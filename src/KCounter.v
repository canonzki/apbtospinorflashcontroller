==> flow/design.v <==
module KCounter(Kclock,reset,dnup,enable,Kmode,carry,borrow); 
	input Kclock;     
	input reset;     
	input dnup;     
	input enable;  
	input [2:0]Kmode;    
	output carry;      
	output borrow;     
	wire  carry,borrow; 
	reg [8:0]Count;  
	reg [8:0]Ktop;  
	always @(Kmode) begin          
		case(Kmode)           
			3'b001:Ktop<=7;           
			3'b010:Ktop<=15;           
			3'b011:Ktop<=31;           
			3'b100:Ktop<=63;           
			3'b101:Ktop<=127;           
			3'b110:Ktop<=255;           
			3'b111:Ktop<=511;           
			default:Ktop<=15;         
		endcase     
	end    
	always @(posedge Kclock or posedge reset) begin      
		if(reset)       
			Count<=0;      
		else if(enable) begin            
			if(!dnup) begin                 
				if(Count==Ktop)                   
					Count<=0; 
				else
					Count<=Count+1; 
				end         
			else begin                
				if(Count==0)                  
					Count<=Ktop;                
				else                   
					Count<=Count-1;               
			end       
		end 
	end    
	assign carry=enable&(!dnup)&(Count==Ktop); 
	assign borrow=enable&dnup&(Count==0); 
endmodule 
# Reports on KCounter

What the tools print for KCounter, step after step.
Line numbers count from 1 in the design file above.
Cell names lack the library's common part.
Not given: n/a

Top: KCounter
Clock: Kclock
Standard-cell library: sky130hd
Corner: tt_025C_1v80

# Word-level counts

Yosys after proc, flatten, opt, wreduce and memory -nomap, before mapping. Enables and synchronous resets that opt folds into registers are not counted as muxes. Memory bits, and registers merged into a memory's read port (data or address), are not among the register bits. Print and check cells are not counted. Equal cells are merged and count once.

Register bits: 9
Bits in latches: 0
Memory bits (writable): 0
ROM bits: 0
Clocked read ports x word width: 0
Memories: 0
Input port bits: 7
Word-level cells: 20

Add/subtract/negate cells: 2
$mul: 0
Div/mod/pow operators: 0
$lt $le $gt $ge: 0
Eq/ne operators: 7
Shift operators: 0
Muxes and demuxes: 4
Bitwise gates (word level): 4
Reductions and logical operators: 2

Operators by type and width:

| cell                                                                   | number |
| 9-bit parallel mux with 6-bit select                                   | 1 |
| 9-bit 2-to-1 mux                                                       | 3 |
| 3-bit equality test (second input constant)                            | 4 |
| 9-bit by 1-bit adder with 9-bit output (second input constant)         | 1 |
| 9-bit by 1-bit subtractor with 9-bit output (second input constant)    | 1 |
| 9-bit equality test                                                    | 1 |
| 9-bit logical NOT                                                      | 1 |
| 1-bit bitwise AND                                                      | 4 |
| 3-bit by 1-bit equality test with 1-bit output (second input constant) | 1 |
| 3-bit by 2-bit equality test with 1-bit output (second input constant) | 1 |
| 1-bit logical NOT                                                      | 1 |

# Longest topological paths

Yosys ltp: most cells in a row. Word level: on the elaborated netlist, between registers, memories and ports. Mapped: between sequential cells and ports; inverters and the memories' decode and read muxes count.

Depth in word-level cells: 5
ABC_AREA: 0
Depth in mapped cells: 8

# After synthesis

Source: synth_stat.txt of the flow (Yosys; design flattened, memories mapped). It holds for the ABC_AREA given above (unset counts as 0); a run with the other value may have another netlist.
Totals and module areas in this step are rounded.

Mapped cells: 128
Mapped area: 957.2 sq um
Mapped flip-flops: 9

Cell types:

| type     | number | area in all (sq um) |
| dfrtp_1  | 9      | 225.216 |
| o21ai_0  | 12     | 60.058 |
| nand2_1  | 11     | 41.29 |
| nor2_1   | 10     | 37.536 |
| nand3_1  | 7      | 35.034 |
| xnor2_1  | 3      | 26.275 |
| and3_1   | 4      | 25.024 |
| ha_1     | 2      | 25.024 |
| nor2b_1  | 4      | 25.024 |
| clkbuf_1 | 6      | 22.522 |
| inv_1    | 6      | 22.522 |
| a21oi_1  | 4      | 20.019 |
| a31oi_1  | 3      | 18.768 |
| nand4_1  | 3      | 18.768 |
| a211oi_1 | 2      | 15.014 |
| mux2_4   | 1      | 15.014 |
| nand3b_1 | 2      | 15.014 |
| nor3_1   | 3      | 15.014 |

Not listed: further types 32, cells in them 36.

# Path before layout

OpenSTA on the mapped netlist: ideal clock, no wires. The path of least setup slack (recovery checks aside). Input and output delay are each 20% of the period. Register names are those of the netlist, which keeps one name where synthesis merged equal registers.

Kind: input to output
Start point: input Kmode[1]
End point: output carry
Period: 2.62 ns
Input delay: 0.524 ns
External output delay: 0.524 ns
Time at the first pin: 0.524 ns
Arrival time: 1.704 ns
Required time: 2.096 ns
Path slack: 0.392 ns
Path delay: 1.180 ns
Stages: 7
Period reached after synthesis: 2.228 ns

"path delay" is the arrival time less input delay plus setup time.
A path that ends at an output port has no setup time.
"stages" counts driving pins, that of a launching flip-flop among them; a cell with two outputs on the path counts twice.
"period reached after synthesis" = period - worst setup slack (recovery checks aside). The figure is calculated, with input and output delays left at 20% of the set period.
The rows between start and end are the longest chain of elaborated cells between them; the timing report does not say that the signal goes this way. Where chains are equally long, one stands for them.
A line is the first line of the expression or statement that the cell stems from. Yosys adds cells for indexed reads and writes and turns some case tables into memories.

Cell sequence: clkbuf_2 > nor2b_1 > o21bai_1 > a221oi_1 > nand3_1 > nor2_1 > and2_1
Length of the longest elaborated chain: 4
Elaborated cells on any way between the ends: 9
Classes of those cells: eq/ne (7); mux (1); logic (1)

Ends and longest elaborated chain, post-synthesis:

| element                              | line | text |
| from (decl)                          | 6    | `input [2:0]Kmode;` |
| 3-bit equality test                  | 13   | `case(Kmode)` |
| 9-bit parallel mux with 6-bit select | 13   |  |
| 9-bit equality test                  | 42   | `assign carry=enable&(!dnup)&(Count==Ktop);` |
| 1-bit bitwise AND                    | 42   |  |
| to (decl)                            | 7    | `output carry;` |

# Timing after layout

From the final timing report of run B: the path of least setup slack in the routed layout; clock arrival at registers is part of the times.

Kind: register to output
Start point: register Count[0]
End point: output borrow
Period: 1.52 ns
External output delay: 0.30 ns
Time at the first pin: 0.30 ns
Arrival time: 1.82 ns
Required time: 1.22 ns
Path slack: -0.60 ns
Stages: 9

The rows between start and end are the longest chain of elaborated cells between them; the timing report does not say that the signal goes this way. Where chains are equally long, one stands for them.
A register here has more assigning lines than the two given.

Cell sequence: dfrtp_1 > buf_4 > inv_4 > ha_4 > nor3b_4 > nand3_2 > buf_6 > nor2_4 > buf_6
Length of the longest elaborated chain: 2
Elaborated cells on any way between the ends: 2
Classes of those cells: logic (1); reduce/logical (1)

Ends and longest elaborated chain, post-layout:

| element           | line | text |
| from (decl)       | 10   | `reg [8:0]Count;` |
| from (assign)     | 32   | `Count<=Count+1;` |
| from (assign)     | 36   | `Count<=Ktop;` |
| 9-bit logical NOT | 43   | `assign borrow=enable&dnup&(Count==0);` |
| 1-bit bitwise AND | 43   |  |
| to (decl)         | 8    | `output borrow;` |

Hand-over note for KCounter

Measured data: module KCounter, platform sky130hd, 2 stored runs of the flow under differing settings, order arbitrary. Input and output delays are each 20% of the period that was set; the output load is 0.01 pF.
"achieved period" = clock period - worst setup slack. The figure is calculated, with input and output delays left at 20% of the set period.
"worst path time": the worst setup path's part of the clock period (all of it between registers, 20% less for each end at a port) less its slack. A launch clock that arrives late makes it longer, a capture clock that arrives late makes it shorter.
"total power of the final layout" rests on the timing tool's default activity at the inputs, not on a simulated workload.
Results are given in rounded form.

## Run A

==> flow/run.sh <==
#!/bin/bash
# the make line also repeats the synthesis and layout settings of config.mk as NAME=value (left out here)
make -C /OpenROAD-flow-scripts/flow DESIGN_CONFIG=/design/flow/config.mk WORK_HOME=/design/flow/orfs CLKGATE_MAP_FILE= finish
==> flow/config.mk <==
export PLATFORM = sky130hd
export DESIGN_NAME = KCounter
export DESIGN_NICKNAME = KCounter
export VERILOG_FILES = /design/flow/design.v
export SDC_FILE = /design/flow/constraint.sdc
export NUM_CORES = 4
export LEC_CHECK = 0
export ABC_AREA = 1
export CAP_MARGIN = 20
export CELL_PAD_IN_SITES_DETAIL_PLACEMENT = 1
export CORE_ASPECT_RATIO = 0.67
export CORE_MARGIN = 10
export CORE_UTILIZATION = 66
export CTS_CLUSTER_SIZE = 27
export HOLD_SLACK_MARGIN = 0.06
export MAX_ROUTING_LAYER = met4
export PLACE_DENSITY_LB_ADDON = 0.24
export SETUP_SLACK_MARGIN = 0.31
export SLEW_MARGIN = 15
==> flow/constraint.sdc <==
create_clock -name core_clock -period 1.86 [get_ports {Kclock}]
set_input_delay 0.3720 -clock core_clock [delete_from_list [all_inputs] [get_ports {Kclock}]]
set_output_delay 0.3720 -clock core_clock [all_outputs]
set_load 0.01 [all_outputs]

Run A: did not finish, placement stopped with DPL-0033

## Run B

==> flow/run.sh <==
#!/bin/bash
# the make line also repeats the synthesis and layout settings of config.mk as NAME=value (left out here)
make -C /OpenROAD-flow-scripts/flow DESIGN_CONFIG=/design/flow/config.mk WORK_HOME=/design/flow/orfs CLKGATE_MAP_FILE= finish
==> flow/config.mk <==
export PLATFORM = sky130hd
export DESIGN_NAME = KCounter
export DESIGN_NICKNAME = KCounter
export VERILOG_FILES = /design/flow/design.v
export SDC_FILE = /design/flow/constraint.sdc
export NUM_CORES = 4
export LEC_CHECK = 0
export CAP_MARGIN = 20
export CORE_ASPECT_RATIO = 0.82
export CORE_MARGIN = 6
export CORE_UTILIZATION = 38
export CTS_CLUSTER_SIZE = 20
export MIN_ROUTING_LAYER = met2
export PLACE_DENSITY = 0.37
export SETUP_SLACK_MARGIN = 0.29
export SLEW_MARGIN = 0
==> flow/constraint.sdc <==
create_clock -name core_clock -period 1.52 [get_ports {Kclock}]
set_input_delay 0.3040 -clock core_clock [delete_from_list [all_inputs] [get_ports {Kclock}]]
set_output_delay 0.3040 -clock core_clock [all_outputs]
set_load 0.01 [all_outputs]

| result of run B | value |
|---|---|
| achieved period | 2.119 ns |
| smallest setup slack | -0.599 ns |
| worst path time | 1.82 ns |
| class of the worst setup path | register to output |
| standard-cell area after layout | 1703 sq um |
| sum of negative setup slack | -4.583 ns |
| post-synthesis cell area | 957.2 sq um |
| overall die area | 3873 sq um |
| total power of the final layout | 1955 uW |
| utilization after layout | 76.2 % |

End of note.
